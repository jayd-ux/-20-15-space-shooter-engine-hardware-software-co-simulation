==> flow/design.v <==
`timescale 1ns/1ps
module game_design #(
    parameter AUTO_SPAWN = 1    
)(
    input  wire clk,
    input  wire rst_n,
    input  wire left,
    input  wire right,
    input  wire shoot,
    input  wire        enemy_spawn,
    input  wire [4:0]  enemy_init_x,
    input  wire [3:0]  enemy_init_y,
    output reg  [4:0]  player_x,
    output reg  [3:0]  player_y,
    output reg  [4:0]  bullet_x,
    output reg  [3:0]  bullet_y,
    output reg         bullet_active,
    output reg  [4:0]  enemy0_x,
    output reg  [3:0]  enemy0_y,
    output reg         enemy0_active,
    output reg  [4:0]  enemy1_x,
    output reg  [3:0]  enemy1_y,
    output reg         enemy1_active,
    output reg  [4:0]  enemy2_x,
    output reg  [3:0]  enemy2_y,
    output reg         enemy2_active,
    output reg         hit,
    output reg  [7:0]  hit_count,
    output reg  [7:0]  score
);
    localparam COLS = 20;
    localparam ROWS = 15;
    localparam PLAYER_ROW = ROWS - 1;    
    localparam BULLET_TIMER = 2;
    localparam ENEMY_TIMER  = 3;
    localparam SPAWN_TIMER  = 10;
    reg [3:0] bullet_timer_cnt;
    reg [3:0] enemy0_timer_cnt;
    reg [3:0] enemy1_timer_cnt;
    reg [3:0] enemy2_timer_cnt;
    reg [7:0] spawn_timer_cnt;
    reg [7:0] lfsr;
    integer active_count;
    always @(posedge clk or negedge rst_n) begin
        if (!rst_n) begin
            player_x <= 10;
            player_y <= PLAYER_ROW[3:0];
            bullet_active <= 0;
            bullet_x <= 0;
            bullet_y <= 0;
            bullet_timer_cnt <= 0;
            enemy0_active <= 0; enemy0_x <= 0; enemy0_y <= 0; enemy0_timer_cnt <= 0;
            enemy1_active <= 0; enemy1_x <= 0; enemy1_y <= 0; enemy1_timer_cnt <= 0;
            enemy2_active <= 0; enemy2_x <= 0; enemy2_y <= 0; enemy2_timer_cnt <= 0;
            hit <= 0;
            hit_count <= 0;
            score <= 0;
            spawn_timer_cnt <= 0;
            lfsr <= 8'hA5;
        end
        else begin
            hit <= 0;
            lfsr <= {lfsr[6:0],
                     (lfsr[7] ^ lfsr[5] ^ lfsr[4] ^ lfsr[3])
                    };
            if (left && !right) begin
                if (player_x > 0) player_x <= player_x - 1;
            end
            else if (right && !left) begin
                if (player_x < COLS-1) player_x <= player_x + 1;
            end
            if (shoot && !bullet_active) begin
                bullet_active <= 1'b1;
                bullet_x <= player_x;
                bullet_y <= PLAYER_ROW - 1;
                bullet_timer_cnt <= 0;
            end
            if (enemy_spawn) begin
                if (!enemy0_active) begin
                    enemy0_active <= 1;
                    enemy0_x <= enemy_init_x;
                    enemy0_y <= enemy_init_y;
                    enemy0_timer_cnt <= 0;
                end
                else if (!enemy1_active) begin
                    enemy1_active <= 1;
                    enemy1_x <= enemy_init_x;
                    enemy1_y <= enemy_init_y;
                    enemy1_timer_cnt <= 0;
                end
                else if (!enemy2_active) begin
                    enemy2_active <= 1;
                    enemy2_x <= enemy_init_x;
                    enemy2_y <= enemy_init_y;
                    enemy2_timer_cnt <= 0;
                end
            end
if (AUTO_SPAWN) begin
    spawn_timer_cnt <= spawn_timer_cnt + 1;
    if (spawn_timer_cnt >= SPAWN_TIMER) begin
        spawn_timer_cnt <= 0;
 active_count = 0;
if (enemy0_active) active_count = active_count + 1;
if (enemy1_active) active_count = active_count + 1;
if (enemy2_active) active_count = active_count + 1;
        if (active_count < 2) begin
            if (!enemy0_active) begin
                enemy0_active <= 1;
                enemy0_x <= (lfsr[4:0] & 5'h13);    
                enemy0_y <= 0;
                enemy0_timer_cnt <= 0;
            end
            else if (!enemy1_active) begin
                enemy1_active <= 1;
                enemy1_x <= (lfsr[4:0] & 5'h13);    
                enemy1_y <= 0;
                enemy1_timer_cnt <= 0;
            end
            else if (!enemy2_active) begin
                enemy2_active <= 1;
                enemy2_x <= (lfsr[4:0] & 5'h13);    
                enemy2_y <= 0;
                enemy2_timer_cnt <= 0;
            end
        end
        else begin
            if (lfsr[0] == 1'b1 && !enemy2_active) begin
                enemy2_active <= 1;
                enemy2_x <= (lfsr[4:0] & 5'h13);    
                enemy2_y <= 0;
                enemy2_timer_cnt <= 0;
            end
        end
    end
end
            if (bullet_active) begin
                bullet_timer_cnt <= bullet_timer_cnt + 1;
                if (bullet_timer_cnt >= BULLET_TIMER-1) begin
                    bullet_timer_cnt <= 0;
                    if (bullet_y > 0) bullet_y <= bullet_y - 1;
                    else bullet_active <= 0;
                end
            end
            if (enemy0_active) begin
                enemy0_timer_cnt <= enemy0_timer_cnt + 1;
                if (enemy0_timer_cnt >= ENEMY_TIMER-1) begin
                    enemy0_timer_cnt <= 0;
                    if (enemy0_y < ROWS-1) enemy0_y <= enemy0_y + 1;
                    else enemy0_active <= 0;
                end
            end
            if (enemy1_active) begin
                enemy1_timer_cnt <= enemy1_timer_cnt + 1;
                if (enemy1_timer_cnt >= ENEMY_TIMER-1) begin
                    enemy1_timer_cnt <= 0;
                    if (enemy1_y < ROWS-1) enemy1_y <= enemy1_y + 1;
                    else enemy1_active <= 0;
                end
            end
            if (enemy2_active) begin
                enemy2_timer_cnt <= enemy2_timer_cnt + 1;
                if (enemy2_timer_cnt >= ENEMY_TIMER-1) begin
                    enemy2_timer_cnt <= 0;
                    if (enemy2_y < ROWS-1) enemy2_y <= enemy2_y + 1;
                    else enemy2_active <= 0;
                end
            end
            if (bullet_active) begin
                if (enemy0_active &&
                    bullet_x == enemy0_x &&
                    bullet_y == enemy0_y) begin
                    hit <= 1;
                    bullet_active <= 0;
                    enemy0_active <= 0;
                    score <= score + 1;
                    hit_count <= hit_count + 1;
                end
                else if (enemy1_active &&
                         bullet_x == enemy1_x &&
                         bullet_y == enemy1_y) begin
                    hit <= 1;
                    bullet_active <= 0;
                    enemy1_active <= 0;
                    score <= score + 1;
                    hit_count <= hit_count + 1;
                end
                else if (enemy2_active &&
                         bullet_x == enemy2_x &&
                         bullet_y == enemy2_y) begin
                    hit <= 1;
                    bullet_active <= 0;
                    enemy2_active <= 0;
                    score <= score + 1;
                    hit_count <= hit_count + 1;
                end
            end
        end
    end
endmodule
# Step by step through the tools: game_design
# The steps from the RTL of game_design to its reports follow in flow order.
# Line numbers count from 1 in the design file above.
# Not given: -
[inputs]
top_module = "game_design"
clock = "clk"
library = "sky130hd"
pvt_corner = "tt_025C_1v80"

# Word-level counts
# Yosys after proc, flatten, opt, wreduce and memory -nomap, before mapping. Memory bits, and registers merged into a memory's read port (data or address), are not among the register bits. Print and check cells are not counted. Equal cells are merged and count once.
[bits]
wordCells = 227
regBits = 94
out_inout_bits = 66
in_bits = 15
[op_classes]
eq_ne = 7
n_logic = 3
cmp = 12
addsub = 15
muxes = 148
reduce_and_logical = 20
[ops]
columns = ["cell", "n"]
rows = [
  ["2-to-1 mux 4 bit", 60],
  ["2-to-1 mux 32 bit", 5],
  ["2-to-1 mux 5 bit", 26],
  ["adder 32 x 2 -> 32 bit with constant B", 2],
  ["2-to-1 mux 8 bit", 7],
  ["2-to-1 mux 1 bit", 50],
  ["< comparator 32 x 3 -> 1 bit with constant B", 1],
  ["adder 4 x 1 -> 4 bit with constant B", 7],
  ["adder 8 x 1 -> 8 bit with constant B", 3],
  ["equality test 5 bit", 3],
  [">= comparator 4 x 2 -> 1 bit with constant B", 3],
  ["< comparator 4 bit with constant B", 3],
  ["equality test 4 bit", 3],
  ["logical AND 1 bit", 10],
  [">= comparator 8 x 4 -> 1 bit with constant B", 1],
  ["nonzero test 2 bit", 3],
  ["adder 5 x 1 -> 5 bit with constant B", 1],
  ["subtractor 5 x 1 -> 5 bit with constant B", 1],
  ["greater-than comparator 5 x 1 -> 1 bit with constant B", 1],
  ["< comparator 5 bit with constant B", 1],
  ["zero test 1 bit", 4],
  ["subtractor 4 x 1 -> 4 bit with constant B", 1],
  [">= comparator 4 x 1 -> 1 bit with constant B", 1],
  ["greater-than comparator 4 x 1 -> 1 bit with constant B", 1],
  ["XOR 1 bit", 3],
  ["AND reduction 3 bit", 1],
  ["nonzero test 3 bit", 1],
  ["!= test 2 x 1 -> 1 bit with constant B", 1],
  ["AND reduction 2 bit", 1],
]

# Logic depth
# Depth = most cells in a row (Yosys ltp): at word level without a register or memory, in the mapped netlist without a sequential cell, where the memories' decode and read muxes count.
[logic_depth]
word_depth = 18
ABC_AREA = 0
mapped_depth = 9

# Netlist
# The flow's flattened synthesis, as Yosys stat reports it; memories are mapped. The netlist is that of the ABC_AREA named above (0 if unset); the other value can give another one.
# The area totals of this step are shown rounded.
[synth_totals]
ffs = 94
stdcells = 468
buf_cells = 20
synth_area_um2 = 5000
[by_type]
columns = ["cell_type", "n", "area_total_um2"]
rows = [
  ["sky130_fd_sc_hd__dfrtp_1", 88, 2.2E+03],
  ["sky130_fd_sc_hd__xor2_1", 40, 350.336],
  ["sky130_fd_sc_hd__ha_1", 23, 287.776],
  ["sky130_fd_sc_hd__nand2_1", 46, 172.666],
  ["sky130_fd_sc_hd__dfstp_2", 6, 157.651],
  ["sky130_fd_sc_hd__mux2i_1", 12, 120.115],
  ["sky130_fd_sc_hd__o21ai_0", 21, 105.101],
  ["sky130_fd_sc_hd__nor2_1", 26, 97.594],
  ["sky130_fd_sc_hd__xnor2_1", 11, 96.342],
  ["sky130_fd_sc_hd__nand3_1", 19, 95.091],
  ["sky130_fd_sc_hd__a311oi_2", 6, 90.086],
  ["sky130_fd_sc_hd__mux2_2", 8, 90.086],
  ["sky130_fd_sc_hd__a31oi_1", 13, 81.328],
  ["sky130_fd_sc_hd__inv_1", 20, 75.072],
  ["sky130_fd_sc_hd__nor4_2", 5, 62.56],
  ["sky130_fd_sc_hd__a32o_1", 6, 60.058],
  ["sky130_fd_sc_hd__buf_4", 8, 60.058],
  ["sky130_fd_sc_hd__nor2b_1", 8, 50.048],
]
# Other cell types: 40; their cells: 102.

# Worst setup path after synthesis
# Path of least setup slack by OpenSTA after synthesis, without wires, with an ideal clock, recovery checks aside; 20% of the period is set as input and as output delay. Where synthesis merged equal registers, the netlist keeps one of their names.
[synth_timing]
path_kind = "reg-to-reg"
from = "register enemy1_active"
to = "register enemy1_y[2]"
path_buffers = 1
path_stages = 9
required_time_ns = 2.071
period_ns = 2.2
path_slack_ns = 0.055
setup_ns = 0.129
arrival_time_ns = 2.016
path_delay_ns = 2.145
synth_period_reached_ns = 2.145
# "path_delay_ns" is the arrival time less input delay plus setup time.
# "path_stages" counts driving pins, that of a launching flip-flop among them; a cell with two outputs on the path counts twice.
# "synth_period_reached_ns" = period - worst setup slack (recovery checks aside). The figure is calculated, with input and output delays left at 20% of the set period.
# Between the ends stands the longest chain of elaborated cells between them, by number of cells; it is not shown to be the way that was timed. Of several equally long chains one is given.
# Each line given opens the expression or statement behind the cell; cells for indexed reads and writes are added by Yosys, which also makes memories of some case tables.
# At most two assigning lines are given for a register; there are more.
[synth_via]
path_cell_list = "sky130_fd_sc_hd__dfrtp_1 -> sky130_fd_sc_hd__buf_4 -> sky130_fd_sc_hd__inv_2 -> sky130_fd_sc_hd__ha_1 -> sky130_fd_sc_hd__nand2b_1 -> sky130_fd_sc_hd__a221oi_2 -> sky130_fd_sc_hd__nand3_1 -> sky130_fd_sc_hd__a31oi_1 -> sky130_fd_sc_hd__o21ai_0"
elab_chain_len = 11
cone_cells = 16
lines_between = 12
cone_classes = "add/sub: 1; compare: 1; mux: 14"
[synth_lines]
columns = ["item", "line", "text"]
rows = [
  ["start, declared", 23, "output reg         enemy1_active,"],
  ["start, assigned", 53, "enemy1_active <= 0; enemy1_x <= 0; enemy1_y <= 0; enemy1_timer_cnt <= 0;"],
  ["start, assigned", 86, "enemy1_active <= 1;"],
  ["2-to-1 mux 32 bit", 104, "if (enemy1_active) active_count = active_count + 1;"],
  ["2-to-1 mux 32 bit", 100, "if (spawn_timer_cnt >= SPAWN_TIMER) begin"],
  ["adder 32 x 2 -> 32 bit", 105, "if (enemy2_active) active_count = active_count + 1;"],
  ["2-to-1 mux 32 bit", 105, ""],
  ["2-to-1 mux 32 bit", 100, ""],
  ["< comparator 32 x 3 -> 1 bit", 106, "if (active_count < 2) begin"],
  ["2-to-1 mux 4 bit", 106, ""],
  ["2-to-1 mux 4 bit", 100, ""],
  ["2-to-1 mux 4 bit", 156, "if (enemy1_y < ROWS-1) enemy1_y <= enemy1_y + 1;"],
  ["2-to-1 mux 4 bit", 154, "if (enemy1_timer_cnt >= ENEMY_TIMER-1) begin"],
  ["2-to-1 mux 4 bit", 152, "if (enemy1_active) begin"],
  ["end, assigned", 88, "enemy1_y <= enemy_init_y;"],
  ["end, assigned", 156, ""],
  ["end, declared", 22, "output reg  [3:0]  enemy1_y,"],
]

# Timing after layout
# Path of least setup slack in the final report of run B (OpenROAD, finished layout, wires in). Where an end is a register, its clock arrival counts in the times.
[layout_timing]
path_kind = "reg-to-reg"
from = "register enemy0_active"
to = "register enemy1_y[2]"
path_slack_ns = 1.25
setup_ns = 0.12
required_time_ns = 4.19
path_buffers = 0
arrival_time_ns = 2.94
path_stages = 8
period_ns = 3.96
# Between the ends stands the longest chain of elaborated cells between them, by number of cells; it is not shown to be the way that was timed. Of several equally long chains one is given.
# At most two assigning lines are given for a register; there are more.
[layout_via]
path_cell_list = "sky130_fd_sc_hd__dfrtp_1 -> sky130_fd_sc_hd__inv_2 -> sky130_fd_sc_hd__ha_1 -> sky130_fd_sc_hd__nand2b_1 -> sky130_fd_sc_hd__a221oi_2 -> sky130_fd_sc_hd__nand3_1 -> sky130_fd_sc_hd__a31oi_1 -> sky130_fd_sc_hd__o21ai_0"
elab_chain_len = 14
cone_cells = 18
lines_between = 12
cone_classes = "add/sub: 2; compare: 1; mux: 15"
[layout_lines]
columns = ["item", "line", "text"]
rows = [
  ["start, declared", 20, "output reg         enemy0_active,"],
  ["start, assigned", 52, "enemy0_active <= 0; enemy0_x <= 0; enemy0_y <= 0; enemy0_timer_cnt <= 0;"],
  ["start, assigned", 80, "enemy0_active <= 1;"],
  ["2-to-1 mux 1 bit", 103, "if (enemy0_active) active_count = active_count + 1;"],
  ["2-to-1 mux 32 bit", 100, "if (spawn_timer_cnt >= SPAWN_TIMER) begin"],
  ["adder 32 x 2 -> 32 bit", 104, "if (enemy1_active) active_count = active_count + 1;"],
  ["2-to-1 mux 32 bit", 104, ""],
  ["2-to-1 mux 32 bit", 100, ""],
  ["adder 32 x 2 -> 32 bit", 105, "if (enemy2_active) active_count = active_count + 1;"],
  ["2-to-1 mux 32 bit", 105, ""],
  ["2-to-1 mux 32 bit", 100, ""],
  ["< comparator 32 x 3 -> 1 bit", 106, "if (active_count < 2) begin"],
  ["2-to-1 mux 4 bit", 106, ""],
  ["2-to-1 mux 4 bit", 100, ""],
  ["2-to-1 mux 4 bit", 156, "if (enemy1_y < ROWS-1) enemy1_y <= enemy1_y + 1;"],
  ["2-to-1 mux 4 bit", 154, "if (enemy1_timer_cnt >= ENEMY_TIMER-1) begin"],
  ["2-to-1 mux 4 bit", 152, "if (enemy1_active) begin"],
  ["end, assigned", 88, "enemy1_y <= enemy_init_y;"],
  ["end, assigned", 156, ""],
  ["end, declared", 22, "output reg  [3:0]  enemy1_y,"],
]

==> results <==
2 stored runs of game_design in the flow (synthesis by Yosys, layout by OpenROAD, sky130hd cells), in arbitrary order. Constraints: input delay and output delay 20% of the set period each, output load 0.01 pF.
The results are shown rounded.

# run A
==> flow/run.sh <==
#!/bin/bash
# the make line also repeats the synthesis and layout settings of config.mk as NAME=value (left out here)
make -C /OpenROAD-flow-scripts/flow DESIGN_CONFIG=/design/flow/config.mk WORK_HOME=/design/flow/orfs CLKGATE_MAP_FILE= finish
==> flow/config.mk <==
export PLATFORM = sky130hd
export DESIGN_NAME = game_design
export DESIGN_NICKNAME = game_design
export VERILOG_FILES = /design/flow/design.v
export SDC_FILE = /design/flow/constraint.sdc
export NUM_CORES = 4
export LEC_CHECK = 0
export CAP_MARGIN = 20
export CORE_MARGIN = 2
export CORE_UTILIZATION = 61
export GPL_ROUTABILITY_DRIVEN = 1
export HOLD_SLACK_MARGIN = 0.05
export PLACE_DENSITY = 0.61
export SETUP_SLACK_MARGIN = 0.38
export SLEW_MARGIN = 40
==> flow/constraint.sdc <==
create_clock -name core_clock -period 1.49 [get_ports {clk}]
set_input_delay 0.2980 -clock core_clock [delete_from_list [all_inputs] [get_ports {clk}]]
set_output_delay 0.2980 -clock core_clock [all_outputs]
set_load 0.01 [all_outputs]

==> run A: results <==
outcome="incomplete, clock tree synthesis halted on DPL-0038"

# run B
==> flow/run.sh <==
#!/bin/bash
# the make line also repeats the synthesis and layout settings of config.mk as NAME=value (left out here)
make -C /OpenROAD-flow-scripts/flow DESIGN_CONFIG=/design/flow/config.mk WORK_HOME=/design/flow/orfs CLKGATE_MAP_FILE= finish
==> flow/config.mk <==
export PLATFORM = sky130hd
export DESIGN_NAME = game_design
export DESIGN_NICKNAME = game_design
export VERILOG_FILES = /design/flow/design.v
export SDC_FILE = /design/flow/constraint.sdc
export NUM_CORES = 4
export LEC_CHECK = 0
export CAP_MARGIN = 20
export CORE_MARGIN = 2
export CORE_UTILIZATION = 40
export SLEW_MARGIN = 20
==> flow/constraint.sdc <==
create_clock -name core_clock -period 3.96 [get_ports {clk}]
set_input_delay 0.7920 -clock core_clock [delete_from_list [all_inputs] [get_ports {clk}]]
set_output_delay 0.7920 -clock core_clock [all_outputs]
set_load 0.01 [all_outputs]

==> run B: results <==
yosys_chip_area_um2=5000
finish.utilization_pct=51.3
setup_worst_slack_ns=1.25
die_um2=13400
